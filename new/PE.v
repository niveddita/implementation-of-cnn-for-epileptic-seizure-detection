==> flow/design.v <==
`timescale 1ns / 1ps
module PE(
input clk,rst,en,
input [7:0]i0,
input [7:0]i1,
input [7:0]i2,
input [23:0]weight,
input [7:0]bias,
output [15:0]y
    );
wire [15:0] p0,p1,p2;
wire [7:0] w0,w1,w2;
wire [7:0] b1,b2,b3;
assign w0=weight[7:0];
assign w1=weight[15:8];
assign w2=weight[23:16];
buffer c1(clk,rst,en,i1,b1);
buffer c2(clk,rst,en,i0,b2);
buffer c3(clk,rst,en,b2,b3);
macc x0(i2,w2,bias,p0);
macc x1(b1,w1,p0,p1);
macc x2(b3,w0,p1,p2);
threshold thres(clk,rst,en,p2,y);
endmodule
`timescale 1ns / 1ps
module adder(
input signed [7:0]a,
input signed [7:0]b,
output signed [15:0]s
    );
assign s=a+b;
endmodule
`timescale 1ns / 1ps
module buffer(
input clk, rst, en,
input [7:0] in,
output reg [7:0] out
    );
    always @(posedge clk)
    begin
    if(en==1'b1 & rst==1'b1)
    begin
    out=in;
    end
    else
    begin
    out=8'bz;
    end
    end
endmodule
`timescale 1ns / 1ps
module macc(
input [7:0] inp,
input [7:0] weight,
input [7:0] prev,
output [15:0] product
    );
    wire [15:0]v;
    multiplier a1(inp,weight,v);
    adder b1(v,prev,product);
endmodule
`timescale 1ns / 1ps
module multiplier(
input signed [7:0]a,
input signed [7:0]b,
output signed [15:0]p
    );
assign p=a*b;
endmodule
`timescale 1ns / 1ps
module threshold(
    input clk,rst,en,
    input [15:0] v,
    output reg[15:0] out
    );
	 always@(posedge clk)begin
		 if(rst==1'b1 & en==1'b1)begin
			if (v[15] == 1'b1)
				out = 16'b0;
			else begin
				if (v > 16'b0) out = v;
				else out = 16'b0;
			end
		 end
	 end
endmodule
* From RTL to reports: PE
The steps from the RTL of PE to its reports follow in flow order.
Line numbers count from 1 in the design file above.
Operators carry their Yosys type and port widths (W data, S select, Z words).
Cell names lack the library's common part.
Not given: --
- Top :: PE
- Clock :: clk
- Cell library :: sky130hd
- Timing corner :: tt_025C_1v80

* Word level
Counts by Yosys on the flattened word-level netlist (proc, flatten, opt, wreduce; memories kept). Register bits leave out memories and registers merged into their read ports (data or address); mux counts leave out enables and synchronous resets folded into registers. Print and check cells are left out. Cells with the same type and inputs are merged into one.
- Register bits :: 40
- Bits of input ports :: 59
- Output and inout port bits :: 16
- Word-level cells :: 18
- Add/subtract/negate cells :: 3
- Multiply operators :: 3
- Order comparisons :: 1
- Multiplexer cells :: 3
- Bitwise operators :: 2
- Reduce/logical cells :: 1
** Operators with widths (number)
- $mul A8 B8 Y8 :: 3
- $mux W8 :: 3
- $gt A16 B1 Y1 const B :: 1
- $add A8 B8 Y8 :: 2
- $add A8 B8 Y9 :: 1
- $reduce_or A2 Y1 :: 1
- $and A1 B1 Y1 :: 1
- $not A1 Y1 :: 1

* Depth
Longest topological path by Yosys (ltp), each cell counted once; first at word level (registers and memories cut), then after technology mapping (sequential cells cut; the memories' decode and read muxes count).
- Depth after elaboration :: 7
- ABC_AREA :: 1
- Depth in mapped cells :: 33
- Mapped depth without buffers :: 32

* Mapped cells and area
Source: synth_stat.txt of the flow (Yosys; design flattened, memories mapped). It holds for the ABC_AREA given above (unset counts as 0); a run with the other value may have another netlist.
Totals and module areas in this step are rounded.
- Cell count :: 702
- Cell area after synthesis :: 0.00503 mm²
- Sequential part of the area :: 0.000751 mm²
- Mapped flip-flops :: 33
- Buffer cells :: 15
** Cells by type
- fa_1 :: number 48, area in all 960.922 µm²
- ha_1 :: number 76, area in all 950.912 µm²
- inv_1 :: number 218, area in all 818.285 µm²
- nand2_1 :: number 198, area in all 743.213 µm²
- dfxtp_1 :: number 24, area in all 480.461 µm²
- edfxtp_1 :: number 9, area in all 270.259 µm²
- nand3_1 :: number 30, area in all 150.144 µm²
- xor2_1 :: number 14, area in all 122.618 µm²
- nand2_2 :: number 14, area in all 87.584 µm²
- xnor2_1 :: number 8, area in all 70.067 µm²
- buf_4 :: number 8, area in all 60.058 µm²
- nor2_1 :: number 14, area in all 52.55 µm²
- nand4_1 :: number 5, area in all 31.28 µm²
- a21oi_1 :: number 6, area in all 30.029 µm²
- buf_2 :: number 6, area in all 30.029 µm²
- nand3_2 :: number 3, area in all 30.029 µm²
- nand3b_4 :: number 1, area in all 20.019 µm²
- xnor2_2 :: number 1, area in all 16.266 µm²
Not listed: further types 12, cells in them 19.

* Worst setup path after synthesis
Path of least setup slack by OpenSTA after synthesis, without wires, with an ideal clock, recovery checks aside; 20% of the period is set as input and as output delay. Where synthesis merged equal registers, the netlist keeps one of their names.
- Path type :: input to register
- From :: in i2[1]
- To :: reg thres.out[2]
- Period :: 9740 ps
- Input delay :: 1948 ps
- Library setup time :: 258 ps
- Launch time at the first pin :: 1948 ps
- Arrival :: 7011 ps
- Required time :: 9482 ps
- Setup slack :: 2471 ps
- Delay of the path :: 5321 ps
- Driving pins on the path :: 27
- Path buffers :: 1
- Synthesis period reached :: 7269 ps
"delay of the path" = arrival - input delay + setup time.
"driving pins on the path" counts driving pins, that of a launching flip-flop among them; a cell with two outputs on the path counts twice.
"synthesis period reached" is the clock period less the worst setup slack; recovery checks do not enter. This is arithmetic on one report: input and output delays are still those of the set period (20% each).
The rows between start and end are the longest chain of elaborated cells between them; the timing report does not say that the signal goes this way. Where chains are equally long, one stands for them.
Each line given opens the expression or statement behind the cell; cells for indexed reads and writes are added by Yosys, which also makes memories of some case tables.
A register here has more assigning lines than the two given.
- Path through :: buf_2 nand2_1 fa_1 fa_1 fa_1 inv_1 fa_1 inv_1 fa_1 fa_1 inv_1 ha_1 nand2_1 inv_1 nand4_1 nand3_1 xor2_1 inv_1 nand2_1 nand2_1 nand2_1 nand2_1 ha_1 xnor2_1 nand3_1 nand2_2 nor2_1
- Cells in the longest elaborated chain :: 7
- Elaborated cells between the ends (all ways) :: 7
- Source lines of those cells :: 3
- Classes of those cells :: add/sub (3); mul (1); compare (1); logic (1); reduce/logical (1)
** Ends and longest elaborated chain, after synthesis
- start, declared :: RTL line 6 : input [7:0]i2,
- $mul A8 B8 Y8 :: RTL line 68 : assign p=a*b;
- $add A8 B8 Y8 x2 :: RTL line 31 : assign s=a+b;
- $add A8 B8 Y9 :: RTL line 31
- $gt A16 B1 Y1 :: RTL line 81 : if (v > 16'b0) out = v;
- $not A1 Y1
- $reduce_or A2 Y1
- end, assigned :: RTL line 81
- end, assigned :: RTL line 82 : else out = 16'b0;
- end, declared :: RTL line 74 : output reg[15:0] out

* Timing after layout
From the final timing report of flow run A: the path of least setup slack in the routed layout; clock arrival at registers is part of the times.
The report prints the path's times to 10 ps; the period is as set.
- Path type :: input to register
- From :: in weight[12]
- To :: reg thres.out[7]
- Period :: 5370 ps
- Input delay :: 1070 ps
- Library setup time :: 230 ps
- Launch time at the first pin :: 1070 ps
- Arrival :: 6360 ps
- Required time :: 5430 ps
- Setup slack :: -940 ps
- Driving pins on the path :: 28
- Path buffers :: 4
The rows between start and end are the longest chain of elaborated cells between them; the timing report does not say that the signal goes this way. Where chains are equally long, one stands for them.
A register here has more assigning lines than the two given.
- Path through :: buf_6 nand2_2 fa_1 fa_1 fa_1 inv_2 fa_1 inv_2 fa_1 fa_1 inv_2 ha_4 nand2_2 inv_2 nand4_1 nand3_1 xor2_1 inv_1 nand2_2 buf_4 nand3_2 nand2_2 ha_4 nand4_1 o21ai_2 buf_4 buf_6 nor2_2
- Cells in the longest elaborated chain :: 6
- Elaborated cells between the ends (all ways) :: 6
- Source lines of those cells :: 3
- Classes of those cells :: add/sub (2); mul (1); compare (1); logic (1); reduce/logical (1)
** Ends and longest elaborated chain, after layout
- start, declared :: RTL line 7 : input [23:0]weight,
- $mul A8 B8 Y8 :: RTL line 68 : assign p=a*b;
- $add A8 B8 Y8 :: RTL line 31 : assign s=a+b;
- $add A8 B8 Y9 :: RTL line 31
- $gt A16 B1 Y1 :: RTL line 81 : if (v > 16'b0) out = v;
- $not A1 Y1
- $reduce_or A2 Y1
- end, assigned :: RTL line 81
- end, assigned :: RTL line 82 : else out = 16'b0;
- end, declared :: RTL line 74 : output reg[15:0] out

2 stored runs of PE in the flow (synthesis by Yosys, layout by OpenROAD, sky130hd cells), in arbitrary order. Constraints: input delay and output delay 20% of the set period each, output load 0.01 pF.
"achieved clock period": clock period set for the run, less the worst setup slack. It is reckoned from that one timing run; input and output delays stay at 20% of the period that was set.
"worst path time" means the part of the period allowed to the worst setup path (the constraints hold back 20% at inputs and 20% at outputs) less its slack; where the path has registers, the arrival times of their clocks count too.
"total design power": no workload was simulated; the value follows from the tool's default switching activity.
"worst path time" is known to 10 ps.
The measured numbers are rounded.

** Flow run A
- Settings :: period_ns=5.37; CORE_UTILIZATION=64; SETUP_SLACK_MARGIN=1.36; PLACE_DENSITY_LB_ADDON=0.05; CORE_MARGIN=9; CELL_PAD_IN_SITES_DETAIL_PLACEMENT=0; ABC_AREA=1; GPL_ROUTABILITY_DRIVEN=1; CAP_MARGIN=35; SLEW_MARGIN=5
- Die area :: 0.0114 mm²
- Worst hold slack in the final report :: 330 ps
- Post-route setup TNS :: -7320 ps
- Standard-cell area after routing :: 0.00657 mm²
- Worst path time :: 5230 ps
- Critical path kind :: input to register
- Utilization after layout :: 0.882
- Chip area in the Yosys report :: 0.00503 mm²
- Total design power :: 5070 µW
- Worst slack on setup checks :: -935 ps
- Achieved clock period :: 6305 ps

** Flow run B
- Settings :: period_ns=5.9; CORE_UTILIZATION=43; PLACE_DENSITY_LB_ADDON=0.23; TNS_END_PERCENT=100; CTS_CLUSTER_SIZE=53; CAP_MARGIN=30; MAX_ROUTING_LAYER=met4; CORE_MARGIN=2; SLEW_MARGIN=20
- Die area :: 0.0111 mm²
- Worst hold slack in the final report :: 324 ps
- Post-route setup TNS :: -484 ps
- Standard-cell area after routing :: 0.00584 mm²
- Worst path time :: 4800 ps
- Critical path kind :: input to register
- Utilization after layout :: 0.592
- Chip area in the Yosys report :: 0.0044 mm²
- Total design power :: 3880 µW
- Worst slack on setup checks :: -78 ps
- Achieved clock period :: 5978 ps
